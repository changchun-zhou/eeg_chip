==> flow/design.v <==
module CPM_CLP #(
    parameter DW = 12,
    parameter OW =  8
) (
    input  signed [DW -1:0] RAW_DAT,
    output signed [OW -1:0] CLP_DAT
);
wire signed [DW -1:0] raw_dat = RAW_DAT;
wire signed [OW -1:0] clp_dat;
assign CLP_DAT = clp_dat;
wire signed [DW -1:0] raw_dat_min = {{(DW-OW+1){1'd1}}, {(OW-1){1'd0}}};
wire signed [DW -1:0] raw_dat_max = {{(DW-OW+1){1'd0}}, {(OW-1){1'd1}}};
assign clp_dat = raw_dat<raw_dat_min ? {1'd1, {(OW-1){1'd0}}} : (raw_dat>raw_dat_max ? {1'd0, {(OW-1){1'd1}}} : raw_dat[0 +:OW]);
endmodule
module EEG_PEA_ENG_PE #(
    parameter DATA_ACT_DW =  8,
    parameter DATA_WEI_DW =  8,
    parameter DATA_OUT_DW =  8,
    parameter DATA_SUM_DW = 24,
    parameter DATA_SUM_NW =  8,
    parameter ARAM_ADD_AW = 10,
    parameter ORAM_ADD_AW = 10,
    parameter OMUX_ADD_AW =  8,
    parameter CONV_WEI_DW =  3,
    parameter CONV_RUN_DW =  3,
    parameter CONV_MUL_DW = 24,
    parameter CONV_SFT_DW =  8,
    parameter CONV_ADD_DW = 24
  )(
    input                             clk,
    input                             rst_n,
    output                            IS_IDLE,
    input  [CONV_RUN_DW         -1:0] CFG_CONV_RUN, 
    input  [CONV_WEI_DW         -1:0] CFG_CONV_WEI, 
    input  [CONV_WEI_DW         -1:0] CFG_CONV_PAD, 
    input  [CONV_MUL_DW         -1:0] CFG_CONV_MUL,
    input  [CONV_SFT_DW         -1:0] CFG_CONV_SFT,
    input  [CONV_ADD_DW         -1:0] CFG_CONV_ADD,
    input  [ORAM_ADD_AW         -1:0] CFG_CONV_LST,
    input                             DIN_VLD,
    input                             ACT_LST,
    input                             WEI_LST,
    output                            DIN_RDY,
    input  [DATA_ACT_DW         -1:0] ACT_DAT,
    input  [ARAM_ADD_AW         -1:0] ACT_ADD,
    input  [DATA_WEI_DW         -1:0] WEI_DAT,
    input  [CONV_WEI_DW         -1:0] WEI_IDX,
    output                            OUT_VLD,
    output                            OUT_LST,
    output [OMUX_ADD_AW         -1:0] OUT_ADD,
    input                             OUT_RDY,
    output [DATA_OUT_DW         -1:0] OUT_DAT
  );
localparam CONV_SUM_AW = $clog2(DATA_SUM_NW);
localparam CONV_CAL_DW = DATA_SUM_DW +CONV_MUL_DW +1;
localparam PE_STATE = 3;
localparam PE_IDLE  = 3'b001;
localparam PE_FLOW  = 3'b010;
localparam PE_PSUM  = 3'b100;
reg [PE_STATE -1:0] pe_cs;
reg [PE_STATE -1:0] pe_ns;
wire pe_idle = pe_cs == PE_IDLE;
wire pe_flow = pe_cs == PE_FLOW;
wire pe_psum = pe_cs == PE_PSUM;
genvar gen_i, gen_j;
wire [CONV_RUN_DW -1:0] cfg_conv_run = CFG_CONV_RUN;
wire [CONV_WEI_DW -1:0] cfg_conv_wei = CFG_CONV_WEI;
wire [CONV_WEI_DW -1:0] cfg_conv_pad = CFG_CONV_PAD;
wire [CONV_MUL_DW -1:0] cfg_conv_mul = CFG_CONV_MUL;
wire [5 -1:0] cfg_conv_sft = CFG_CONV_SFT[0 +:5];
wire [CONV_ADD_DW -1:0] cfg_conv_add = CFG_CONV_ADD;
wire [ORAM_ADD_AW -1:0] cfg_conv_lst = CFG_CONV_LST;
assign IS_IDLE = pe_idle;
wire                    din_vld = DIN_VLD;
reg                     din_rdy;
wire                    act_lst = ACT_LST;
wire                    wei_lst = WEI_LST;
wire [DATA_ACT_DW -1:0] act_dat = ACT_DAT;
reg  [ARAM_ADD_AW -1:0] act_add;
wire [DATA_WEI_DW -1:0] wei_dat = WEI_DAT;
wire [CONV_WEI_DW -1:0] wei_idx = WEI_IDX;
assign DIN_RDY = din_rdy; 
wire din_ena = DIN_VLD & DIN_RDY;
reg                     out_vld;
reg                     out_lst;
reg  [OMUX_ADD_AW -1:0] out_add;
wire                    out_rdy = OUT_RDY;
reg  [DATA_OUT_DW -1:0] out_dat;
assign OUT_DAT = out_dat;
assign OUT_VLD = out_vld;
assign OUT_LST = out_lst;
assign OUT_ADD = out_add;
wire out_ena = OUT_VLD & OUT_RDY;
reg [ARAM_ADD_AW -1:0] act_add_reg;
reg [CONV_WEI_DW -1:0] wei_idx_cnt;
reg [CONV_WEI_DW -1:0] out_idx_cnt;
reg psum_out_vld;
reg psum_cal_vld;
reg [2 -1:0] psum_cal_cnt;
wire [DATA_OUT_DW -1:0] psum_out_clp;
reg [ARAM_ADD_AW   :0] aram_add_reg;
reg [ARAM_ADD_AW   :0] psum_add_reg;
reg [DATA_SUM_NW -1:0][DATA_SUM_DW -1:0] psum_cal_reg;
reg [DATA_SUM_DW -1:0] psum_cal_tmp;
reg [DATA_SUM_DW -1:0] psum_out_reg;
reg [DATA_OUT_DW -1:0] psum_out_dat;
wire is_addr_out_range = act_add>(aram_add_reg+cfg_conv_pad*cfg_conv_run);
wire is_addr_hit_range_next = act_add<=(aram_add_reg+cfg_conv_pad*cfg_conv_run+cfg_conv_run);
wire pe_data_ena = din_ena;
reg  pe_last_din;
wire pe_flow_end = pe_last_din && ~psum_cal_vld && ~psum_out_vld;
wire pe_psum_rst = out_ena&&out_idx_cnt==cfg_conv_pad&&pe_psum; 
wire psum_out_lst = psum_add_reg==cfg_conv_lst;
always @( * )begin 
    din_rdy = ~pe_psum && ~pe_last_din && (~psum_cal_vld || ~is_addr_out_range || (psum_cal_vld && out_ena)) && (is_addr_hit_range_next || pe_idle); 
end
always @( * )begin    
    out_dat = psum_out_dat;
    out_vld = psum_out_vld;
    out_add = psum_add_reg;
    out_lst = psum_out_lst;
end
generate
    for( gen_i=0 ; gen_i < DATA_SUM_NW; gen_i = gen_i+1 ) begin : PSUM_BLOCK
        always @ ( posedge clk or negedge rst_n )begin
            if( ~rst_n )
                psum_cal_reg[gen_i] <= 'd0;
            else if( pe_psum_rst )
                psum_cal_reg[gen_i] <= 'd0;
            else if( pe_idle && din_ena && gen_i==0 )
                psum_cal_reg[gen_i] <= psum_cal_tmp;
            else if( pe_flow && din_ena )begin
                if(  is_addr_out_range )begin
                    if( gen_i==DATA_SUM_NW-1 )
                        psum_cal_reg[gen_i] <= 'd0;
                    else if(  gen_i==0 ) 
                        psum_cal_reg[gen_i] <= psum_cal_tmp;
                    else
                        psum_cal_reg[gen_i] <= psum_cal_reg[gen_i+1];
                end
                else begin
                    if( gen_i==wei_idx_cnt )
                        psum_cal_reg[gen_i] <= psum_cal_tmp;
                end
            end
            else if( pe_flow && din_vld && is_addr_out_range && (~psum_cal_vld || out_ena) && ~is_addr_hit_range_next )begin 
                if( gen_i==DATA_SUM_NW-1 )
                    psum_cal_reg[gen_i] <= 'd0;
                else
                    psum_cal_reg[gen_i] <= psum_cal_reg[gen_i+1];
            end
            else if( pe_psum && (~psum_cal_vld || out_ena) )begin
                if( gen_i==DATA_SUM_NW-1 )
                    psum_cal_reg[gen_i] <= 'd0;
                else
                    psum_cal_reg[gen_i] <= psum_cal_reg[gen_i+1];
            end
        end
    end
endgenerate
always @ ( * )begin
    wei_idx_cnt = wei_idx;
end
always @ ( * )begin
    act_add = pe_last_din ? act_add_reg : ACT_ADD;
end
always @ ( posedge clk or negedge rst_n )begin
    if( ~rst_n )
        act_add_reg <= 'd0;
    else if( din_ena )
        act_add_reg <= act_add;
end
always @ ( posedge clk or negedge rst_n )begin
    if( ~rst_n )
        pe_last_din <= 'd0;
    else if( pe_psum_rst )
        pe_last_din <= 'd0;
    else if( din_ena&&act_lst&&wei_lst )
        pe_last_din <= 'd1;
end
always @ ( posedge clk or negedge rst_n )begin
    if( ~rst_n )
        out_idx_cnt <= 'd0;
    else if( pe_psum_rst )
        out_idx_cnt <= 'd0;
    else if( pe_psum && out_ena )
        out_idx_cnt <= out_idx_cnt +'d1;
end
always @ ( * )begin
    psum_out_dat = psum_out_clp;
end
always @ ( posedge clk or negedge rst_n )begin
    if( ~rst_n )
        psum_out_reg <= 'd0;
    else if( pe_psum_rst )
        psum_out_reg <= 'd0;
    else if( is_addr_out_range && din_vld && (~psum_cal_vld || out_ena) )
        psum_out_reg <= psum_cal_reg[0];
    else if( pe_psum && (~psum_cal_vld || out_ena) )
        psum_out_reg <= psum_cal_reg[0];
end
always @ ( * )begin
    psum_out_vld = psum_cal_vld && &psum_cal_cnt;
end
always @ ( posedge clk or negedge rst_n )begin
    if( ~rst_n )
        psum_cal_vld <= 'd0;
    else if( pe_psum_rst )
        psum_cal_vld <= 'd0;
    else if( ~pe_idle && is_addr_out_range && din_vld )
        psum_cal_vld <= 'd1;
    else if( out_ena && ~pe_psum )
        psum_cal_vld <= 'd0;
    else if( pe_psum )
        psum_cal_vld <= 'd1;
end
always @ ( posedge clk or negedge rst_n )begin
    if( ~rst_n )
        psum_cal_cnt <= 'd0;
    else if( out_ena )
        psum_cal_cnt <= 'd0;
    else if( psum_cal_vld && psum_cal_cnt!='d3 )
        psum_cal_cnt <= psum_cal_cnt +'d1;
end
wire [8 -1:0] cfg_conv_mul_sel = &psum_cal_cnt ? 'd0 : cfg_conv_mul[8*psum_cal_cnt +:8];
wire signed [DATA_SUM_DW+9 -1:0] psum_cal_mul = $signed(psum_out_reg)*$signed({1'd0, cfg_conv_mul_sel});
wire signed [CONV_CAL_DW   -1:0] psum_cal_sft = psum_cal_mul<<<(8*psum_cal_cnt);
reg  signed [CONV_CAL_DW   -1:0] psum_cal_sum;
always @ ( posedge clk or negedge rst_n )begin
    if( ~rst_n )
        psum_cal_sum <= 'd0;
    else if( pe_idle || psum_out_vld )
        psum_cal_sum <= {{(CONV_CAL_DW-CONV_ADD_DW){cfg_conv_add[CONV_ADD_DW-1]}},cfg_conv_add};
    else if( psum_cal_vld )
        psum_cal_sum <= psum_cal_sum +psum_cal_sft;
end
wire signed [CONV_CAL_DW -1:0] psum_out_mul = &psum_cal_cnt ? psum_cal_sum : {CONV_CAL_DW{1'd0}};
wire signed [CONV_CAL_DW -1:0] psum_out_sft = $signed(psum_out_mul)>>>cfg_conv_sft;
wire                           psum_rnd_bit = cfg_conv_sft=='d0 ? 'd0 : psum_out_mul[cfg_conv_sft-1];
wire signed [CONV_CAL_DW -1:0] psum_out_rnd = $signed(psum_out_sft) +$signed({1'd0, psum_rnd_bit});
CPM_CLP #( CONV_CAL_DW, DATA_OUT_DW ) PSUM_OUT_CLP_U( psum_out_rnd, psum_out_clp);
always @ ( posedge clk or negedge rst_n )begin
    if( ~rst_n )
        aram_add_reg <= 'd0;
    else if( pe_psum_rst )
        aram_add_reg <= 'd0;
    else if( pe_idle && din_ena )
        aram_add_reg <= ACT_ADD;
    else if( pe_flow && din_vld && is_addr_out_range && (~psum_cal_vld || out_ena) )
        aram_add_reg <= aram_add_reg+cfg_conv_run;
    else if( pe_psum && (~psum_cal_vld || out_ena) )
        aram_add_reg <= aram_add_reg+cfg_conv_run;
end
always @ ( posedge clk or negedge rst_n )begin
    if( ~rst_n )
        psum_add_reg <= 'd0;
    else if( pe_psum_rst )
        psum_add_reg <= 'd0;
    else if( pe_flow && din_vld && is_addr_out_range && (~psum_cal_vld || out_ena) )
        psum_add_reg <= aram_add_reg;
    else if( pe_psum && (~psum_cal_vld || out_ena) )
        psum_add_reg <= aram_add_reg;
end
wire [CONV_WEI_DW -1:0] wei_idx_cnt_fix = is_addr_out_range ? 'd1 : wei_idx_cnt;
always @ ( * )begin
    psum_cal_tmp = $signed(ACT_DAT)*$signed(WEI_DAT) +$signed(psum_cal_reg[wei_idx_cnt_fix]);
end
always @ ( * )begin
  case( pe_cs )
    PE_IDLE: pe_ns = pe_data_ena ? PE_FLOW : pe_cs;
    PE_FLOW: pe_ns = pe_flow_end ? PE_PSUM : pe_cs;
    PE_PSUM: pe_ns = pe_psum_rst ? PE_IDLE : pe_cs;
    default: pe_ns = PE_IDLE;
  endcase
end
always @ ( posedge clk or negedge rst_n )begin
    if( ~rst_n )
        pe_cs <= PE_IDLE;
    else
        pe_cs <= pe_ns;
end
endmodule
Reports on EEG_PEA_ENG_PE
What the tools print for EEG_PEA_ENG_PE, step after step.
Line numbers count from 1 in the design file above.
Library cell names are shortened.
{"block": "inputs", "design": "EEG_PEA_ENG_PE", "clock": "clk", "library": "sky130hd", "lib_corner": "tt_025C_1v80"}

After elaboration
Counts by Yosys on the flattened word-level netlist (proc, flatten, opt, wreduce; memories kept). Register bits leave out memories and registers merged into their read ports (data or address). Print and check cells are left out. Cells with the same type and inputs are merged into one.
{"block": "op_classes", "addsub": 9, "mul": 4, "cmp": 4, "eq_ne": 24, "shift": 5, "muxes": 82, "n_logic": 9, "reduce_logical": 52}
{"block": "op_table", "cell": "2-to-1 mux 24 bit", "count": 52}
{"block": "op_table", "cell": "multiplier 24 x 9 -> 33 bit", "count": 1}
{"block": "op_table", "cell": "variable part select 192 x 9 -> 24 bit", "count": 1}
{"block": "op_table", "cell": "2-to-1 mux 49 bit", "count": 3}
{"block": "op_table", "cell": "multiplier 8 x 8 -> 16 bit", "count": 1}
{"block": "op_table", "cell": "2-to-1 mux 11 bit", "count": 7}
{"block": "op_table", "cell": "<<< shifter 33 x 5 -> 49 bit", "count": 1}
{"block": "op_table", "cell": "adder 49 x 2 -> 49 bit", "count": 1}
{"block": "op_table", "cell": "adder 49 bit", "count": 1}
{"block": "op_table", "cell": ">>> shifter 49 x 5 -> 49 bit", "count": 1}
{"block": "op_table", "cell": "variable part select 49 x 6 -> 1 bit", "count": 1}
{"block": "op_table", "cell": "> comparator 49 x 8 -> 1 bit (second input constant)", "count": 1}
{"block": "op_table", "cell": "less-than comparator 49 x 8 -> 1 bit (second input constant)", "count": 1}
{"block": "op_table", "cell": "logical AND 1 bit", "count": 25}
{"block": "op_table", "cell": "adder 16 x 24 -> 24 bit", "count": 1}
{"block": "op_table", "cell": "variable part select 24 x 6 -> 8 bit", "count": 1}
{"block": "op_table", "cell": "!= test 4 bit (second input constant)", "count": 6}
{"block": "op_table", "cell": "2-to-1 mux 8 bit", "count": 3}
{"block": "op_table", "cell": "adder 11 x 3 -> 11 bit", "count": 2}
{"block": "op_table", "cell": "AND reduction 2 bit", "count": 9}
{"block": "op_table", "cell": "multiplier 3 x 3 -> 6 bit", "count": 1}
{"block": "op_table", "cell": "2-to-1 mux 3 bit", "count": 6}
{"block": "op_table", "cell": "equality test 3 bit (first input constant)", "count": 4}
{"block": "op_table", "cell": "nonzero test 4 bit", "count": 3}
{"block": "op_table", "cell": "> comparator 10 x 11 -> 1 bit", "count": 1}
{"block": "op_table", "cell": "less-or-equal comparator 10 x 11 -> 1 bit", "count": 1}
{"block": "op_table", "cell": "equality test 11 x 10 -> 1 bit", "count": 1}
{"block": "op_table", "cell": "adder 11 x 6 -> 11 bit", "count": 1}
Not listed: further kinds 26, cells in them 52.
{"block": "word_totals", "reg_bits": 307, "out_inout_bits": 20}

Logic depth
Yosys ltp: most cells in a row. Word level: on the elaborated netlist, between registers, memories and ports. Mapped: between sequential cells and ports; inverters and the memories' decode and read muxes count.
{"block": "depth", "ltp_word": 13, "ABC_AREA": 0, "ltp_mapped": 50, "ltp_nobuf": 47}

Mapped cells and area
The flow's flattened synthesis, as Yosys stat reports it; memories are mapped. The netlist is that of the ABC_AREA named above (0 if unset); the other value can give another one.
Totals and module areas in this step are rounded.
{"block": "synth_totals", "cell_count": 4197, "area_mm2": 0.0351, "seqArea_mm2": 0.00768, "ff_cells": 307, "buffers": 253}
{"block": "by_type", "cell_type": "dfrtp_1", "count": 306, "type_area_um2": 7.66E+03}
{"block": "by_type", "cell_type": "fa_1", "count": 262, "type_area_um2": 5245.03}
{"block": "by_type", "cell_type": "ha_1", "count": 209, "type_area_um2": 2.62E+03}
{"block": "by_type", "cell_type": "nand2_1", "count": 629, "type_area_um2": 2.36E+03}
{"block": "by_type", "cell_type": "a21oi_1", "count": 324, "type_area_um2": 1.62E+03}
{"block": "by_type", "cell_type": "o21ai_0", "count": 296, "type_area_um2": 1.48E+03}
{"block": "by_type", "cell_type": "inv_1", "count": 368, "type_area_um2": 1.38E+03}
{"block": "by_type", "cell_type": "mux2i_1", "count": 126, "type_area_um2": 1261.21}
{"block": "by_type", "cell_type": "and2_1", "count": 174, "type_area_um2": 1.09E+03}
{"block": "by_type", "cell_type": "mux4_2", "count": 36, "type_area_um2": 810.778}
{"block": "by_type", "cell_type": "xnor2_1", "count": 90, "type_area_um2": 788.256}
{"block": "by_type", "cell_type": "nor2_1", "count": 193, "type_area_um2": 724.445}
{"block": "by_type", "cell_type": "clkbuf_1", "count": 178, "type_area_um2": 668.141}
{"block": "by_type", "cell_type": "a22o_1", "count": 66, "type_area_um2": 578.054}
{"block": "by_type", "cell_type": "xor2_1", "count": 62, "type_area_um2": 543.021}
{"block": "by_type", "cell_type": "o31ai_1", "count": 67, "type_area_um2": 502.982}
{"block": "by_type", "cell_type": "mux2_2", "count": 42, "type_area_um2": 472.954}
{"block": "by_type", "cell_type": "a21o_1", "count": 56, "type_area_um2": 420.403}
Not listed: further types 67, cells in them 713.
The figures by module come from a second, unflattened synthesis with its own total; it is not the netlist above.
{"block": "unflattened", "hier_cells": 4125, "hier_area_mm2": 0.0352}
Rows give one instance, submodules left out.
{"block": "by_module", "mod": "EEG_PEA_ENG_PE", "n_inst": 1, "cells": 4079, "mod_area_mm2": 0.0349, "seq_area_mm2": 0.00768}
{"block": "by_module", "mod": "CPM_CLP", "n_inst": 1, "cells": 46, "mod_area_mm2": 0.000275, "seq_area_mm2": 0}

Worst setup path after synthesis
OpenSTA on the mapped netlist: ideal clock, no wires. The path of least setup slack (recovery checks aside). Input and output delay are each 20% of the period. Register names are those of the netlist, which keeps one name where synthesis merged equal registers.
{"block": "synth_timing", "path_kind": "input-to-reg", "startpoint": "input CFG_CONV_RUN[2]", "endpoint": "register psum_cal_reg", "tclk_ns": 18.9, "in_delay_ns": 3.780, "setup_time_ns": 0.104, "launch_ns": 3.780, "arrival_time_ns": 13.406, "required_ns": 18.796, "slack_ns": 5.390, "path_delay_ns": 9.730, "path_stages": 46, "period_less_setup_slack_ns": 13.51}
"path_delay_ns" is the arrival time less input delay plus setup time.
"path_stages": output pins that drive a net of the path, with the launching flip-flop's if there is one; two outputs of one cell count as two.
"period_less_setup_slack_ns" = period - worst setup slack (recovery checks aside). The figure is calculated, with input and output delays left at 20% of the set period.
An end named without its bit number is one bit of that signal or, where synthesis recoded a state register, one of its new flip-flops.
Between the ends stands the longest chain of elaborated cells between them, by number of cells; it is not shown to be the way that was timed. Of several equally long chains one is given.
Each line given opens the expression or statement behind the cell; cells for indexed reads and writes are added by Yosys, which also makes memories of some case tables.
At most two assigning lines are given for a register; there are more.
{"block": "synth_between", "path_cell_list": "nand2_1 > fa_1 > inv_1 > fa_1 > inv_1 > fa_1 > nor2b_1 > o21ai_0 > a21boi_0 > o21ai_0 > xnor2_1 > inv_1 > ha_1 > a21o_1 > a21o_1 > a21oi_1 > nor2b_1 > a221oi_1 > [... 10 more ...] > ha_1 > fa_1 > ha_1 > ha_1 > fa_1 > a21o_1 > a21oi_1 > o21bai_1 > a21oi_1 > o21bai_1 > nand4_1 > a31oi_1 > a211oi_1 > o21ai_0 > a21oi_1 > xnor2_1 > nand2_1 > a221oi_1", "elab_chain_cells": 12, "cells_between": 29, "classes_between": "add/sub (3); mul (2); compare (2); eq/ne (1); shift (1); mux (6); logic (3); reduce/logical (11)"}
{"block": "synth_rtl", "item": "from (decl)", "line": 33, "source": "input  [CONV_RUN_DW         -1:0] CFG_CONV_RUN,"}
{"block": "synth_rtl", "item": "multiplier 3 x 3 -> 6 bit", "line": 107, "source": "wire is_addr_out_range = act_add>(aram_add_reg+cfg_conv_pad*cfg_conv_run);"}
{"block": "synth_rtl", "item": "adder 11 x 6 -> 11 bit", "line": 107}
{"block": "synth_rtl", "item": "> comparator 10 x 11 -> 1 bit", "line": 107}
{"block": "synth_rtl", "item": "inverter 1 bit", "line": 115, "source": "din_rdy = ~pe_psum && ~pe_last_din && (~psum_cal_vld || ~is_addr_out_range || (psum_cal_vld && out_ena)) && (i ..."}
{"block": "synth_rtl", "item": "logical OR 1 bit x2", "line": 115}
{"block": "synth_rtl", "item": "logical AND 1 bit x2", "line": 115}
{"block": "synth_rtl", "item": "bitwise AND 1 bit", "line": 83, "source": "wire din_ena = DIN_VLD & DIN_RDY;"}
{"block": "synth_rtl", "item": "logical AND 1 bit", "line": 132, "source": "else if( pe_flow && din_ena )begin"}
{"block": "synth_rtl", "item": "2-to-1 mux 24 bit", "line": 132}
{"block": "synth_rtl", "item": "2-to-1 mux 24 bit", "line": 128, "source": "else if( pe_psum_rst )"}
{"block": "synth_rtl", "item": "to (assign)", "line": 131, "source": "psum_cal_reg[gen_i] <= psum_cal_tmp;"}
{"block": "synth_rtl", "item": "to (assign)", "line": 137, "source": "psum_cal_reg[gen_i] <= psum_cal_tmp;"}
{"block": "synth_rtl", "item": "to (decl)", "line": 103, "source": "reg [DATA_SUM_NW -1:0][DATA_SUM_DW -1:0] psum_cal_reg;"}

Timing after layout
From the final timing report of flow run B: the path of least setup slack in the routed layout; clock arrival at registers is part of the times.
{"block": "layout_timing", "path_kind": "input-to-reg", "startpoint": "input CFG_CONV_RUN[0]", "endpoint": "register psum_cal_reg", "tclk_ns": 8.13, "in_delay_ns": 1.63, "setup_time_ns": 0.06, "launch_ns": 1.63, "arrival_time_ns": 11.14, "required_ns": 8.65, "slack_ns": -2.49, "path_stages": 47}
An end named without its bit number is one bit of that signal or, where synthesis recoded a state register, one of its new flip-flops.
Between the ends stands the longest chain of elaborated cells between them, by number of cells; it is not shown to be the way that was timed. Of several equally long chains one is given.
At most two assigning lines are given for a register; there are more.
{"block": "layout_between", "path_cell_list": "buf_8 > nand2_8 > fa_1 > inv_1 > fa_1 > inv_2 > fa_2 > nor2b_2 > o21ai_2 > a21boi_2 > buf_4 > buf_4 > o21ai_2 > xor2_1 > ha_1 > nand4_1 > buf_4 > nor3_2 > [... 11 more ...] > ha_1 > fa_1 > ha_4 > fa_2 > a21o_1 > a21oi_4 > o21bai_1 > a21oi_2 > o21bai_1 > nand4_1 > a31oi_2 > buf_4 > a21o_1 > a21o_1 > xor2_2 > nand2_4 > a21oi_2 > a22o_1", "elab_chain_cells": 12, "cells_between": 29, "classes_between": "add/sub (3); mul (2); compare (2); eq/ne (1); shift (1); mux (6); logic (3); reduce/logical (11)"}
{"block": "layout_rtl", "item": "from (decl)", "line": 33, "source": "input  [CONV_RUN_DW         -1:0] CFG_CONV_RUN,"}
{"block": "layout_rtl", "item": "multiplier 3 x 3 -> 6 bit", "line": 107, "source": "wire is_addr_out_range = act_add>(aram_add_reg+cfg_conv_pad*cfg_conv_run);"}
{"block": "layout_rtl", "item": "adder 11 x 6 -> 11 bit", "line": 107}
{"block": "layout_rtl", "item": "> comparator 10 x 11 -> 1 bit", "line": 107}
{"block": "layout_rtl", "item": "inverter 1 bit", "line": 115, "source": "din_rdy = ~pe_psum && ~pe_last_din && (~psum_cal_vld || ~is_addr_out_range || (psum_cal_vld && out_ena)) && (i ..."}
{"block": "layout_rtl", "item": "logical OR 1 bit x2", "line": 115}
{"block": "layout_rtl", "item": "logical AND 1 bit x2", "line": 115}
{"block": "layout_rtl", "item": "bitwise AND 1 bit", "line": 83, "source": "wire din_ena = DIN_VLD & DIN_RDY;"}
{"block": "layout_rtl", "item": "logical AND 1 bit", "line": 132, "source": "else if( pe_flow && din_ena )begin"}
{"block": "layout_rtl", "item": "2-to-1 mux 24 bit", "line": 132}
{"block": "layout_rtl", "item": "2-to-1 mux 24 bit", "line": 128, "source": "else if( pe_psum_rst )"}
{"block": "layout_rtl", "item": "to (assign)", "line": 131, "source": "psum_cal_reg[gen_i] <= psum_cal_tmp;"}
{"block": "layout_rtl", "item": "to (assign)", "line": 137, "source": "psum_cal_reg[gen_i] <= psum_cal_tmp;"}
{"block": "layout_rtl", "item": "to (decl)", "line": 103, "source": "reg [DATA_SUM_NW -1:0][DATA_SUM_DW -1:0] psum_cal_reg;"}

Ticket comment

Stored flow runs of EEG_PEA_ENG_PE (2 of them; Yosys, OpenROAD, sky130hd). They differ in their settings and are not a sequence. Constraints: input delay and output delay 20% of the set period each, output load 0.01 pF.
Measured values are rounded.

{"run": "flow run A", "settings": { "period_ns": 7.15, "CORE_UTILIZATION": 62, "SETUP_SLACK_MARGIN": 2.0, "CELL_PAD_IN_SITES_GLOBAL_PLACEMENT": 3, "ABC_AREA": 0, "GPL_ROUTABILITY_DRIVEN": 1, "CTS_CLUSTER_SIZE": 68, "MIN_ROUTING_LAYER": "met1", "CAP_MARGIN": 20, "CORE_MARGIN": 2, "SLEW_MARGIN": 20 }, "outcome": "incomplete, placement halted on GPL-0301"}
{"run": "flow run B", "settings": { "period_ns": 8.13, "CORE_UTILIZATION": 16, "SETUP_SLACK_MARGIN": 0.94, "PLACE_DENSITY": 0.77, "CORE_MARGIN": 3, "TNS_END_PERCENT": 45, "CTS_CLUSTER_DIAMETER": 112, "CAP_MARGIN": 15, "MIN_ROUTING_LAYER": "met1", "SLEW_MARGIN": 20 }, "results": { "finish.utilization_pct": 22.9, "design.die.area_mm2": 0.225, "ws_hold_ns": 0.493, "cell_area_final_mm2": 0.0499, "final_setup_ws_ns": -2.49, "fin_tns_ns": -311, "ys_area_mm2": 0.0351 }}
