==> flow/design.v <==
module CPM_FIFO
#(   
    parameter   DATA_WIDTH          = 64,
    parameter   ADDR_WIDTH          = 4,
    parameter   RAM_DEPTH           = (1 << ADDR_WIDTH),
    parameter   REG_OUT             = 0
)(   
    input  wire                         clk,
    input  wire                         rst_n,
    input  wire                         Reset,
    input  wire                         push,
    input  wire                         pop,
    input  wire [ DATA_WIDTH -1 : 0 ]   data_in,
    output reg  [ DATA_WIDTH -1 : 0 ]   data_out,
    output reg                          empty,
    output reg                          full,
    output reg  [ ADDR_WIDTH    : 0 ]   fifo_count
);
reg     [ADDR_WIDTH-1:0]        wr_pointer;              
reg     [ADDR_WIDTH-1:0]        rd_pointer;              
reg     [DATA_WIDTH-1:0]        mem[0:RAM_DEPTH-1];      
always @ (fifo_count)
begin : FIFO_STATUS
  empty   = (fifo_count == 0);
  full    = (fifo_count == RAM_DEPTH);
end
always @ (posedge clk or negedge rst_n)
begin : FIFO_COUNTER
  if (!rst_n) begin
      fifo_count <= 0;
  end else if( Reset) begin
      fifo_count <= 0;
  end else if (push && (!pop||pop&&empty) && !full)
    fifo_count <= fifo_count + 1;
  else if (pop && (!push||push&&full) && !empty)
    fifo_count <= fifo_count - 1;
end
always @ (posedge clk or negedge rst_n)
begin : WRITE_PTR
  if (!rst_n) begin
    wr_pointer <= 0;
  end else if( Reset )begin
    wr_pointer <= 0;
  end else if (push && !full) begin
    wr_pointer <= wr_pointer + 1;
  end
end
always @ (posedge clk or negedge rst_n)
begin : READ_PTR
  if (!rst_n) begin
    rd_pointer <= 0;
  end else if( Reset )begin
    rd_pointer <= 0;
  end else if (pop && !empty) begin
    rd_pointer <= rd_pointer + 1;
  end
end
integer i;
always @ (posedge clk or negedge rst_n) begin :WRITE
  if( !rst_n) begin
    for(i=0; i<RAM_DEPTH; i=i+1)begin
        mem[i] <= 0;
    end
  end else if (push && !full) begin
    mem[wr_pointer] <= data_in;
  end
end
generate
    if( REG_OUT==1 )begin
        always @ (posedge clk or negedge rst_n)
        begin : READ
          if (!rst_n) begin
            data_out <= 0;
          end else if (pop && !empty) begin
            data_out <= mem[rd_pointer];
          end else begin
            data_out <= data_out;
          end
        end
    end
    else begin
        always @ ( * )begin
            data_out = mem[rd_pointer];
        end
    end
endgenerate
endmodule
module EEG_OBUF #(
    parameter CHIP_DAT_DW = 8,
    parameter CHIP_OUT_DW = 8
  )(
    input                       clk,
    input                       rst_n,
    input                       PAD_DAT_VLD,
    input                       PAD_DAT_LST,
    output                      PAD_DAT_RDY,
    input  [CHIP_DAT_DW   -1:0] PAD_DAT_DAT,
    input                       PAD_DAT_CMD,
    output                      ACC_DAT_VLD,
    output                      ACC_DAT_LST,
    input                       ACC_DAT_RDY,
    output [CHIP_DAT_DW   -1:0] ACC_DAT_DAT,
    output                      ACC_DAT_CMD,
    input                       ACC_OUT_VLD,
    input                       ACC_OUT_LST,
    output                      ACC_OUT_RDY,
    input  [CHIP_OUT_DW   -1:0] ACC_OUT_DAT,
    output                      PAD_OUT_VLD,
    output                      PAD_OUT_LST,
    input                       PAD_OUT_RDY,
    output [CHIP_OUT_DW   -1:0] PAD_OUT_DAT
  );
localparam ODAT_BUF_DW = CHIP_DAT_DW +1+1;
localparam ODAT_BUF_AW = 1;
localparam OOUT_BUF_DW = CHIP_OUT_DW +1;
localparam OOUT_BUF_AW = 2;
integer i;
genvar gen_i, gen_j;
wire                      pad_dat_vld = PAD_DAT_VLD;
wire                      pad_dat_lst = PAD_DAT_LST;
reg                       pad_dat_rdy;
wire [CHIP_DAT_DW   -1:0] pad_dat_dat = PAD_DAT_DAT;
wire                      pad_dat_cmd = PAD_DAT_CMD;
assign PAD_DAT_RDY = pad_dat_rdy;
wire pad_dat_ena = pad_dat_vld && pad_dat_rdy;
reg                       acc_dat_vld;
reg                       acc_dat_lst;
wire                      acc_dat_rdy = ACC_DAT_RDY;
reg  [CHIP_DAT_DW   -1:0] acc_dat_dat;
reg                       acc_dat_cmd;
assign ACC_DAT_VLD = acc_dat_vld;
assign ACC_DAT_LST = acc_dat_lst;
assign ACC_DAT_DAT = acc_dat_dat;
assign ACC_DAT_CMD = acc_dat_cmd;
wire acc_dat_ena = acc_dat_vld && acc_dat_rdy;
reg                       pad_out_vld;
reg                       pad_out_lst;
wire                      pad_out_rdy = PAD_OUT_RDY;
reg  [CHIP_OUT_DW   -1:0] pad_out_dat;
assign PAD_OUT_VLD = pad_out_vld;
assign PAD_OUT_LST = pad_out_lst;
assign PAD_OUT_DAT = pad_out_dat;
wire pad_out_ena = pad_out_vld && pad_out_rdy;
wire                      acc_out_vld = ACC_OUT_VLD;
wire                      acc_out_lst = ACC_OUT_LST;
reg                       acc_out_rdy;
wire [CHIP_OUT_DW   -1:0] acc_out_dat = ACC_OUT_DAT;
assign ACC_OUT_RDY = acc_out_rdy;
wire acc_out_ena = acc_out_vld && acc_out_rdy;
wire odat_fifo_wen = pad_dat_ena;
wire odat_fifo_ren = acc_dat_ena;
wire odat_fifo_empty;
wire odat_fifo_full;
wire [ODAT_BUF_DW -1:0] odat_fifo_din = {pad_dat_lst, pad_dat_cmd, pad_dat_dat};
wire [ODAT_BUF_DW -1:0] odat_fifo_out;
wire [ODAT_BUF_AW   :0] odat_fifo_cnt;
CPM_FIFO #( .DATA_WIDTH( ODAT_BUF_DW ), .ADDR_WIDTH( ODAT_BUF_AW ) ) ODAT_FIFO_U( clk, rst_n, 1'd0, odat_fifo_wen, odat_fifo_ren, odat_fifo_din, odat_fifo_out, odat_fifo_empty, odat_fifo_full, odat_fifo_cnt);
wire oout_fifo_wen = acc_out_ena;
wire oout_fifo_ren = pad_out_ena;
wire oout_fifo_empty;
wire oout_fifo_full;
wire [OOUT_BUF_DW -1:0] oout_fifo_din = {acc_out_lst, acc_out_dat};
wire [OOUT_BUF_DW -1:0] oout_fifo_out;
wire [OOUT_BUF_AW   :0] oout_fifo_cnt;
CPM_FIFO #( .DATA_WIDTH( OOUT_BUF_DW ), .ADDR_WIDTH( OOUT_BUF_AW ) ) OOUT_FIFO_U( clk, rst_n, 1'd0, oout_fifo_wen, oout_fifo_ren, oout_fifo_din, oout_fifo_out, oout_fifo_empty, oout_fifo_full, oout_fifo_cnt);
always @ ( * )begin
    pad_dat_rdy = ~odat_fifo_full;
end
always @ ( * )begin
    acc_out_rdy = ~oout_fifo_full;
end
always @ ( * )begin
    acc_dat_vld = ~odat_fifo_empty;
end
always @ ( * )begin
    pad_out_vld = ~oout_fifo_empty;
end
always @ ( * )begin
    acc_dat_dat = odat_fifo_out[0 +:CHIP_DAT_DW];
    acc_dat_cmd = odat_fifo_out[CHIP_DAT_DW +:1];
    acc_dat_lst = odat_fifo_out[CHIP_DAT_DW +1 +:1];
end
always @ ( * )begin
    pad_out_dat = oout_fifo_out[0 +:CHIP_OUT_DW];
    pad_out_lst = oout_fifo_out[CHIP_OUT_DW +:1];
end
endmodule
From RTL to reports: EEG_OBUF
The steps from the RTL of EEG_OBUF to its reports follow in flow order.
Line numbers count from 1 in the design file above.
Operators: Yosys type, input widths -> output width; for muxes data width and select width s.
Cell names lack the library's common part.
{ "design": {"design": "EEG_OBUF", "clock_port": "clk", "cell_library": "sky130hd", "lib_corner": "tt_025C_1v80"} }

Elaborated design
Yosys after proc, flatten, opt, wreduce and memory -nomap, before mapping. Print and check cells are not counted. Equal cells are merged and count once.
{ "word_totals": {"register_bits": 67, "input_bits": 25, "output_inout_bits": 23, "word_cells": 84} }
{ "op_classes": {"add_sub_neg": 8, "equal": 8, "muxes": 6, "n_logic": 6, "reduce_logical": 44} }
{ "ops": {"columns": ["cell", "n"], "rows": [
  ["$pmux 9 s4", 1],
  ["$logic_and 1x1->1", 20],
  ["$pmux 10 s2", 1],
  ["$reduce_and 2->1", 6],
  ["$eq 2x2->1 const B", 5],
  ["$logic_not 1->1", 8],
  ["$not 1->1", 6],
  ["$add 2x1->2 const B", 3],
  ["$logic_not 2->1", 3],
  ["$mux 3", 2],
  ["$logic_or 1x1->1", 4],
  ["$eq 2x1->1 const B", 2],
  ["$reduce_bool 2->1", 2],
  ["$mux 2", 2],
  ["$add 3x1->3 const B", 1],
  ["$sub 3x1->3 const B", 1],
  ["$eq 3x3->1 const B", 1],
  ["$logic_not 3->1", 1],
  ["$add 1x1->1 const B", 2],
  ["$sub 2x1->2 const B", 1]
]} }

Logic depth
Longest topological path by Yosys (ltp), each cell counted once; first at word level (registers and memories cut), then after technology mapping (sequential cells cut; the memories' decode and read muxes count).
{ "logic_depth": {"depth_word": 9, "ABC_AREA": 0, "ltp_mapped": 7, "mapped_depth_nobuf": 6} }

Synthesis result
The flow's flattened synthesis, as Yosys stat reports it; memories are mapped. The netlist is that of the ABC_AREA named above (0 if unset); the other value can give another one.
{ "synth_totals": {"mapped_cells": 252, "area_um2": 3170.5, "sequential_area_um2": 1676.6, "ff_cells": 67, "n_buf": 11} }
{ "types": {"columns": ["cell_type", "n", "type_area_um2"], "rows": [
  ["dfrtp_1", 67, 1.68E+03],
  ["mux2_2", 60, 675.648],
  ["ha_1", 8, 100.096],
  ["mux2i_1", 10, 100.096],
  ["a222oi_1", 9, 90.086],
  ["inv_1", 17, 63.811],
  ["nand2_1", 16, 60.058],
  ["o22ai_1", 9, 56.304],
  ["o21ai_0", 8, 40.038],
  ["xnor2_1", 4, 35.034],
  ["clkbuf_1", 6, 22.522],
  ["a21oi_1", 4, 20.019],
  ["buf_2", 4, 20.019],
  ["fa_1", 1, 20.019],
  ["nand2b_1", 3, 18.768],
  ["nor2_2", 3, 18.768],
  ["nor2b_1", 3, 18.768],
  ["nor3b_4", 1, 18.768]
]} }
Other cell types: 13; their cells: 19.
By module: a second synthesis without flattening, with its own total; a netlist apart from the flattened one above.
{ "hier_totals": {"cells_unflattened": 249, "area_unflattened_um2": 3310.7} }
Rows give one instance, submodules left out.
{ "modules": {"columns": ["mod", "instances", "n_cells", "mod_area_um2", "mod_seq_area_um2"], "rows": [
  ["CPM_FIFO", 1, 163, 2119.5, 1076.0],
  ["CPM_FIFO", 1, 77, 1147.4, 600.6],
  ["EEG_OBUF", 1, 9, 43.8, 0.0]
]} }

Worst setup path after synthesis
Path of least setup slack by OpenSTA after synthesis, without wires, with an ideal clock, recovery checks aside; 20% of the period is set as input and as output delay. Where synthesis merged equal registers, the netlist keeps one of their names.
{ "synth_timing": {"path_kind": "register to register", "from": "register OOUT_FIFO_U.fifo_count[0]", "to": "register OOUT_FIFO_U.fifo_count[1]", "period_ns": 2.29, "setup_ns": 0.129, "t_first_pin_ns": 0.000, "arrival_ns": 1.730, "t_required_ns": 2.161, "slack_ns": 0.431, "path_delay_ns": 1.859, "stages": 8, "n_path_buf": 1, "synth_period_reached_ns": 1.859} }
"path_delay_ns" = arrival - input delay + setup time.
"stages": output pins that drive a net of the path, with the launching flip-flop's if there is one; two outputs of one cell count as two.
"synth_period_reached_ns" = period - worst setup slack (recovery checks aside). The figure is calculated, with input and output delays left at 20% of the set period.
Between the ends stands the longest chain of elaborated cells between them, by number of cells; it is not shown to be the way that was timed. Of several equally long chains one is given.
A line is the first line of the expression or statement that the cell stems from. Yosys adds cells for indexed reads and writes and turns some case tables into memories.
At most two assigning lines are given for a register; there are more.
{ "synth_between": {"path_cell_list": "dfrtp_1 -> buf_2 -> nor3b_4 -> inv_1 -> nand3_1 -> fa_1 -> o21ai_0 -> o21ai_0", "elab_chain_cells": 9, "cone_cells": 23, "classes_between": "add/sub: 2; eq/ne: 1; mux: 2; logic: 2; reduce/logical: 16"} }
{ "synth_lines": {"columns": ["element", "line", "rtl"], "rows": [
  ["start, declared", 17, "output reg  [ ADDR_WIDTH    : 0 ]   fifo_count"],
  ["start, assigned", 34, "fifo_count <= fifo_count + 1;"],
  ["start, assigned", 36, "fifo_count <= fifo_count - 1;"],
  ["$eq 3x3->1", 25, "full    = (fifo_count == RAM_DEPTH);"],
  ["$not 1->1", 170, "acc_out_rdy = ~oout_fifo_full;"],
  ["$logic_and 1x1->1", 149, "wire acc_out_ena = acc_out_vld && acc_out_rdy;"],
  ["$logic_not 1->1", 35, "else if (pop && (!push||push&&full) && !empty)"],
  ["$logic_or 1x1->1", 35, null],
  ["$logic_and 1x1->1 (2 in a row)", 35, null],
  ["$mux 3", 35, null],
  ["$mux 3", 33, "end else if (push && (!pop||pop&&empty) && !full)"],
  ["end, assigned", 34, null],
  ["end, assigned", 36, null],
  ["end, declared", 17, null]
]} }
Some nets on the timed path still bear RTL names; the line given drives or declares the net.
{ "synth_nets": {"columns": ["signal", "line"], "rows": [
  ["ACC_OUT_RDY", 170]
]} }

Path in the finished layout
From the final timing report of flow run A: the path of least setup slack in the routed layout; clock arrival at registers is part of the times.
{ "layout_timing": {"path_kind": "register to output", "from": "register OOUT_FIFO_U.rd_pointer[0]", "to": "output PAD_OUT_DAT[2]", "period_ns": 3.44, "out_delay_ns": 0.69, "t_first_pin_ns": 0.34, "arrival_ns": 2.32, "t_required_ns": 2.75, "slack_ns": 0.43, "stages": 6, "n_path_buf": 1} }
Between the ends stands the longest chain of elaborated cells between them, by number of cells; it is not shown to be the way that was timed. Of several equally long chains one is given.
At most two assigning lines are given for a register; there are more.
{ "layout_between": {"path_cell_list": "dfrtp_1 -> inv_1 -> ha_1 -> a222oi_1 -> mux2i_1 -> clkdlybuf4s50_1", "elab_chain_cells": 2, "cone_cells": 5, "cone_lines": 1, "classes_between": "eq/ne: 3; mux: 1; reduce/logical: 1"} }
{ "layout_lines": {"columns": ["element", "line", "rtl"], "rows": [
  ["start, declared", 20, "reg     [ADDR_WIDTH-1:0]        rd_pointer;"],
  ["start, assigned", 51, "rd_pointer <= 0;"],
  ["start, assigned", 55, "rd_pointer <= rd_pointer + 1;"],
  ["$eq 2x2->1", 83, "data_out = mem[rd_pointer];"],
  ["$pmux 9 s4", 83, null],
  ["end, declared", 111, "output [CHIP_OUT_DW   -1:0] PAD_OUT_DAT"]
]} }

Below are 2 stored runs of the flow (Yosys, OpenROAD; platform sky130hd) on EEG_OBUF, each with its settings and what was measured, unordered. Constraints: input delay and output delay 20% of the set period each, output load 0.01 pF.
By "achieved clock period (ns)" is meant the clock period of the run minus its worst setup slack. This is arithmetic on one report: input and output delays are still those of the set period (20% each).
By "worst setup path time (ns)" is meant the share of the clock period that the worst setup path is allowed (20% is reserved at inputs, 20% at outputs), minus its slack. Clock arrival times at its registers enter into it.
"finish__power__total" rests on the timing tool's default activity at the inputs, not on a simulated workload.

settings of flow run A
{
  "period_ns": 3.44,
  "CORE_UTILIZATION": 30,
  "PLACE_DENSITY_LB_ADDON": 0.28,
  "CORE_MARGIN": 8,
  "CELL_PAD_IN_SITES_GLOBAL_PLACEMENT": 3,
  "TNS_END_PERCENT": 40,
  "GPL_TIMING_DRIVEN": 1,
  "GPL_ROUTABILITY_DRIVEN": 0,
  "CTS_CLUSTER_SIZE": 61,
  "CAP_MARGIN": 10,
  "SLEW_MARGIN": 5,
  "MAX_ROUTING_LAYER": "met5"
}
report of flow run A
yosys chip area after synthesis (um^2): 3170.5
finish__design__die__area: 14114.6
finish__design__instance__area__stdcell: 4008.8
finish__design__instance__utilization: 0.3901
finish__timing__setup__ws: 0.434
finish__timing__setup__tns: 0.000
finish__timing__hold__ws: 0.445
finish__power__total: 3.945e-03
achieved clock period (ns): 3.006
worst setup path time (ns): 2.32
worst setup path kind: register to output

settings of flow run B
{
  "period_ns": 1.36,
  "CORE_UTILIZATION": 31,
  "SETUP_SLACK_MARGIN": 0.15,
  "PLACE_DENSITY_LB_ADDON": 0.2,
  "CORE_ASPECT_RATIO": 1.03,
  "CORE_MARGIN": 10,
  "GPL_TIMING_DRIVEN": 1,
  "CAP_MARGIN": 20,
  "SLEW_MARGIN": 20
}
report of flow run B
yosys chip area after synthesis (um^2): 3170.5
finish__design__die__area: 14672.7
finish__design__instance__area__stdcell: 4982.3
finish__design__instance__utilization: 0.4982
finish__timing__setup__ws: -0.656
finish__timing__setup__tns: -20.385
finish__timing__hold__ws: 0.467
finish__power__total: 1.206e-02
achieved clock period (ns): 2.016
worst setup path time (ns): 1.74
worst setup path kind: register to output
