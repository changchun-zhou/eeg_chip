==> flow/design.v <==
module CPM_REG_CE #(
    parameter DW = 8
) (
    input            Clk   ,
    input            Rstn  ,
    input            Clear ,
    input            Enable,
    input  [DW -1:0] DataIn,
    output [DW -1:0] DataOut
);
  reg [DW -1:0] data_out;
  assign DataOut = data_out;
  always @ ( posedge Clk or negedge Rstn )begin
    if( ~Rstn )
      data_out <= 'd0;
    else if( Clear )
      data_out <= 'd0;
    else if( Enable )
      data_out <= DataIn;
  end
endmodule
module CPM_TOP_K #(
    DATA_DW  =  8,
    INFO_DW  =  8,
    SORT_DW  = 32,
    SORT_AW  = $clog2(SORT_DW)
) (
    input                               clk,
    input                               rst_n,
    input                               clear,
    input                               SORT_DAT_VLD,
    output                              SORT_DAT_RDY,
    input                               SORT_DAT_LST,
    input                [DATA_DW -1:0] SORT_DAT_DAT,
    input                [INFO_DW -1:0] SORT_DAT_INF,
    output                              TOPK_DAT_VLD,
    output [SORT_DW -1:0][DATA_DW -1:0] TOPK_DAT_DAT,
    output [SORT_DW -1:0][INFO_DW -1:0] TOPK_DAT_INF
);
integer i;
genvar gen_i, gen_j;
wire                               sort_dat_vld = SORT_DAT_VLD;
wire                               sort_dat_rdy = 'd1;
wire                               sort_dat_lst = SORT_DAT_LST;
wire                [DATA_DW -1:0] sort_dat_dat = SORT_DAT_DAT;
wire                [INFO_DW -1:0] sort_dat_inf = SORT_DAT_INF;
assign SORT_DAT_RDY = sort_dat_rdy;
wire sort_dat_ena = sort_dat_vld && sort_dat_rdy;
wire sort_dat_end = sort_dat_vld && sort_dat_lst;
wire                               topk_dat_vld;
reg   [SORT_DW -1:0][DATA_DW -1:0] topk_dat_dat;
reg   [SORT_DW -1:0][INFO_DW -1:0] topk_dat_inf;
assign TOPK_DAT_VLD = topk_dat_vld;
assign TOPK_DAT_DAT = topk_dat_dat;
assign TOPK_DAT_INF = topk_dat_inf;
reg [SORT_AW -1:0] sort_max_idx;
reg sort_max_vld;
CPM_REG_CE #( 1 ) TOPK_VLD_RED ( clk, rst_n, clear, sort_dat_vld, sort_dat_lst, topk_dat_vld);
generate
    for( gen_i=0 ; gen_i < SORT_DW; gen_i = gen_i+1 )begin
        always @ ( posedge clk or negedge rst_n )begin
            if( ~rst_n )begin
                topk_dat_dat[gen_i] <= 'd0;
                topk_dat_inf[gen_i] <= 'd0;
            end
            else if( clear )begin
                topk_dat_dat[gen_i] <= 'd0;
                topk_dat_inf[gen_i] <= 'd0;
            end
            else if( sort_dat_vld && sort_max_vld )begin
                if( gen_i>sort_max_idx )begin
                    if( gen_i!=0 )begin
                        topk_dat_dat[gen_i] <= topk_dat_dat[gen_i-1];
                        topk_dat_inf[gen_i] <= topk_dat_inf[gen_i-1];
                    end
                end
                else if( gen_i==sort_max_idx )begin
                    topk_dat_dat[gen_i] <= sort_dat_dat;
                    topk_dat_inf[gen_i] <= sort_dat_inf;
                end
            end
        end
    end
endgenerate
always @ ( * )begin
    sort_max_vld = 'd0;
    sort_max_idx = SORT_DW-1;
    for( i = SORT_DW-1; i >= 0; i = i - 1 )begin
        if( sort_dat_dat>topk_dat_dat[i] )begin 
            sort_max_vld = 'd1;
            sort_max_idx = i;
        end
    end
end
endmodule
Step by step through the tools: CPM_TOP_K
What the tools print for CPM_TOP_K, step after step.
Lines are those of the file above, counted from 1.
Operators carry their Yosys type and port widths (W data, S select, Z words).
Cell names lack the library's common part.
{ "setup": {"top": "CPM_TOP_K", "clock_port": "clk", "lib": "sky130hd", "lib_corner": "tt_025C_1v80"} }

Elaborated design
Counts by Yosys on the flattened word-level netlist (proc, flatten, opt, wreduce; memories kept). Register bits leave out memories and registers merged into their read ports (data or address). Print and check cells are left out. Cells with the same type and inputs are merged into one.
{ "bits": {"ff_bits": 513, "in_bits": 21, "output_inout_bits": 514} }
{ "classes": {"n_cmp": 64, "eq_ne": 32, "muxes": 321, "n_reduce_logical": 68} }
{ "op_table": {"columns": ["operator", "count"], "rows": [
  ["$mux W8", 256],
  ["$gt A8 B8 Y1", 32],
  ["$mux W5", 30],
  ["$reduce_bool A3 Y1", 31],
  ["$gt A5 B5 Y1 const A", 16],
  ["$eq A5 B5 Y1 const A", 16],
  ["$reduce_and A2 Y1", 31],
  ["$gt A4 B5 Y1 const A", 8],
  ["$eq A4 B5 Y1 const A", 8],
  ["$mux W1", 35],
  ["$gt A3 B5 Y1 const A", 4],
  ["$eq A3 B5 Y1 const A", 4],
  ["$gt A1 B5 Y1 const A", 2],
  ["$gt A2 B5 Y1 const A", 2],
  ["$eq A2 B5 Y1 const A", 2],
  ["$reduce_bool A2 Y1", 3],
  ["$eq A1 B5 Y1 const A", 1],
  ["$logic_not A5 Y1", 1],
  ["$reduce_and A3 Y1", 1],
  ["$ne A2 B2 Y1 const B", 1],
  ["$logic_and A1 B1 Y1", 1]
]} }

Depth
Depth = most cells in a row (Yosys ltp): at word level without a register or memory, in the mapped netlist without a sequential cell, where the memories' decode and read muxes count.
{ "depth": {"word_depth": 37, "abc_area": 1, "depth_mapped": 48, "ltp_nobuf": 45} }

Mapped cells and area
Source: synth_stat.txt of the flow (Yosys; design flattened, memories mapped). It holds for the ABC_AREA given above (unset counts as 0); a run with the other value may have another netlist.
The area totals of this step are shown rounded.
{ "types": {"columns": ["cell", "count", "type_area_um2"], "rows": [
  ["dfrtp_1", 513, 1.28E+04],
  ["nand2_1", 1642, 6.16E+03],
  ["ha_1", 256, 3.2E+03],
  ["nand3_1", 491, 2.46E+03],
  ["inv_1", 393, 1.48E+03],
  ["a21oi_1", 252, 1261.21],
  ["o21ai_0", 206, 1.03E+03],
  ["nand3b_1", 83, 623.098],
  ["clkbuf_1", 134, 502.982],
  ["buf_2", 79, 395.379],
  ["nor2_1", 91, 341.578],
  ["nand4_1", 54, 337.824],
  ["o211ai_1", 44, 330.317],
  ["a211oi_1", 29, 217.709],
  ["o22ai_1", 29, 181.424],
  ["nand2_4", 15, 168.912],
  ["o2111ai_1", 16, 140.134],
  ["nand2_2", 22, 137.632]
]} }
Other cell types: 34; their cells: 171.
{ "synth_totals": {"mapped_cells": 4520, "synth_area_um2": 33100, "sequential_area_um2": 12800, "ff_cells": 513, "n_buf": 260} }

Timing after synthesis
Path of least setup slack by OpenSTA after synthesis, without wires, with an ideal clock, recovery checks aside; 20% of the period is set as input and as output delay. Where synthesis merged equal registers, the netlist keeps one of their names.
{ "synth_path": {"kind": "input-to-reg", "from": "input port SORT_DAT_DAT[0]", "to": "register topk_dat_dat", "period_ns": 9.54, "t_arrival_ns": 5.887, "setup_slack_ns": 3.529, "delay_ns": 4.103, "stages": 28, "period_less_setup_slack_ns": 6.011} }
"delay_ns" is the arrival time less input delay plus setup time.
"stages": output pins that drive a net of the path, with the launching flip-flop's if there is one; two outputs of one cell count as two.
"period_less_setup_slack_ns" is the clock period less the worst setup slack; recovery checks do not enter. This is arithmetic on one report: input and output delays are still those of the set period (20% each).
An end named without its bit number is one bit of that signal or, where synthesis recoded a state register, one of its new flip-flops.
The rows between start and end are the longest chain of elaborated cells between them; the timing report does not say that the signal goes this way. Where chains are equally long, one stands for them.
A line is the first line of the expression or statement that the cell stems from. Yosys adds cells for indexed reads and writes and turns some case tables into memories.
At most two assigning lines are given for a register; there are more.
{ "synth_between": {"path_cell_list": "inv_1 > clkbuf_1 > ha_1 > inv_1 > a21oi_1 > o21ai_1 > nand2_1 > o211ai_1 > nand2_2 > nand2_1 > nor2_1 > inv_2 > nor2_4 > inv_2 > nor2_4 > inv_2 > nor2_8 > inv_2 > nor2_1 > nand2_1 > nand2_1 > inv_2 > nand2_1 > buf_4 > nor2_1 > buf_2 > o211ai_1 > nand2_1", "elab_chain_len": 37} }
{ "synth_rtl": {"columns": ["item", "line_no", "rtl"], "rows": [
  ["start: declaration", 34, "input                [DATA_DW -1:0] SORT_DAT_DAT,"],
  ["$gt A8 B8 Y1", 89, "if( sort_dat_dat>topk_dat_dat[i] )begin"],
  ["$mux W1", 89, null],
  ["$mux W5 (30 in a row)", 89, null],
  ["$eq A3 B5 Y1", 77, "else if( gen_i==sort_max_idx )begin"],
  ["$mux W8", 77, null],
  ["$mux W8", 71, "if( gen_i>sort_max_idx )begin"],
  ["$mux W8", 70, "else if( sort_dat_vld && sort_max_vld )begin"],
  ["$mux W8", 66, "else if( clear )begin"],
  ["end: assignment", 73, "topk_dat_dat[gen_i] <= topk_dat_dat[gen_i-1];"],
  ["end: assignment", 78, "topk_dat_dat[gen_i] <= sort_dat_dat;"],
  ["end: declaration", 51, "reg   [SORT_DW -1:0][DATA_DW -1:0] topk_dat_dat;"]
]} }

Path in the finished layout
From the final timing report of stored run 2: the path of least setup slack in the routed layout; clock arrival at registers is part of the times.
{ "layout_path": {"kind": "input-to-reg", "from": "input port SORT_DAT_DAT[7]", "to": "register topk_dat_dat", "period_ns": 10.1, "t_arrival_ns": 8.41, "setup_slack_ns": 2.27, "stages": 40} }
An end named without its bit number is one bit of that signal or, where synthesis recoded a state register, one of its new flip-flops.
The rows between start and end are the longest chain of elaborated cells between them; the timing report does not say that the signal goes this way. Where chains are equally long, one stands for them.
At most two assigning lines are given for a register; there are more.
{ "layout_between": {"path_cell_list": "buf_4 > buf_4 > ha_1 > nand2_1 > nor2_1 > nand2_1 > o211ai_1 > o21ai_1 > nand2_1 > nand2_1 > nand2_1 > nand2_1 > nand2_1 > nand2_1 > nand2_1 > nand2_1 > nand2_1 > nand2_1 > [... 4 more ...] > nand2_1 > nand2_1 > nand2_1 > nand2_1 > nand2_1 > nand2_1 > nand2_1 > nand2_1 > nand2_1 > nand2_1 > nand2_2 > nand2_4 > nand3_2 > nand2_2 > nand2_2 > nand2_2 > nand2_1 > nand2_1", "elab_chain_len": 37} }
{ "layout_rtl": {"columns": ["item", "line_no", "rtl"], "rows": [
  ["start: declaration", 34, "input                [DATA_DW -1:0] SORT_DAT_DAT,"],
  ["$gt A8 B8 Y1", 89, "if( sort_dat_dat>topk_dat_dat[i] )begin"],
  ["$mux W1", 89, null],
  ["$mux W5 (30 in a row)", 89, null],
  ["$eq A5 B5 Y1", 77, "else if( gen_i==sort_max_idx )begin"],
  ["$mux W8", 77, null],
  ["$mux W8", 71, "if( gen_i>sort_max_idx )begin"],
  ["$mux W8", 70, "else if( sort_dat_vld && sort_max_vld )begin"],
  ["$mux W8", 66, "else if( clear )begin"],
  ["end: assignment", 73, "topk_dat_dat[gen_i] <= topk_dat_dat[gen_i-1];"],
  ["end: assignment", 78, "topk_dat_dat[gen_i] <= sort_dat_dat;"],
  ["end: declaration", 51, "reg   [SORT_DW -1:0][DATA_DW -1:0] topk_dat_dat;"]
]} }

Hand-over note for CPM_TOP_K

Below are 2 stored runs of the flow (Yosys, OpenROAD; platform sky130hd) on CPM_TOP_K, each with its settings and what was measured, unordered. Constraints: input delay and output delay 20% of the set period each, output load 0.01 pF.
By "achievedPeriod_ns" is meant the clock period of the run minus its worst setup slack. This is arithmetic on one report: input and output delays are still those of the set period (20% each).
"timing.worst_path_ns" means the part of the period allowed to the worst setup path (the constraints hold back 20% at inputs and 20% at outputs) less its slack; where the path has registers, the arrival times of their clocks count too.
"power_total_mw": no workload was simulated; the value follows from the tool's default switching activity.
Results are given in rounded form.
[
  {
    "run": "stored run 1",
    "settings": { "period_ns": 8.82, "CORE_UTILIZATION": 64, "PLACE_DENSITY_LB_ADDON": 0.3, "HOLD_SLACK_MARGIN": 0.14, "CORE_ASPECT_RATIO": 0.55, "CORE_MARGIN": 5, "CELL_PAD_IN_SITES_GLOBAL_PLACEMENT": 2, "TNS_END_PERCENT": 45, "GPL_ROUTABILITY_DRIVEN": 0, "CTS_CLUSTER_SIZE": 76, "CAP_MARGIN": 20, "SLEW_MARGIN": 20 },
    "outcome": "did not finish, placement stopped with FLW-0024"
  },
  {
    "run": "stored run 2",
    "settings": { "period_ns": 10.1, "CORE_UTILIZATION": 26, "PLACE_DENSITY_LB_ADDON": 0.01, "CORE_ASPECT_RATIO": 1.04, "TNS_END_PERCENT": 65, "ABC_AREA": 1, "CAP_MARGIN": 25, "CORE_MARGIN": 2, "SLEW_MARGIN": 20 },
    "results": { "hold_worst_slack_ns": 0.479, "power_total_mw": 6.17, "timing.worst_path_ns": 5.81, "worst_setup_path_type": "input-to-reg", "worstSetupSlack_ns": 2.27, "finalUtil_frac": 0.335, "yosys_chip_area_um2": 33100, "tns_ns": 0.000, "stdcell_area_um2": 42400, "design.die.area_um2": 130000, "achievedPeriod_ns": 7.832 }
  }
]

End of note.
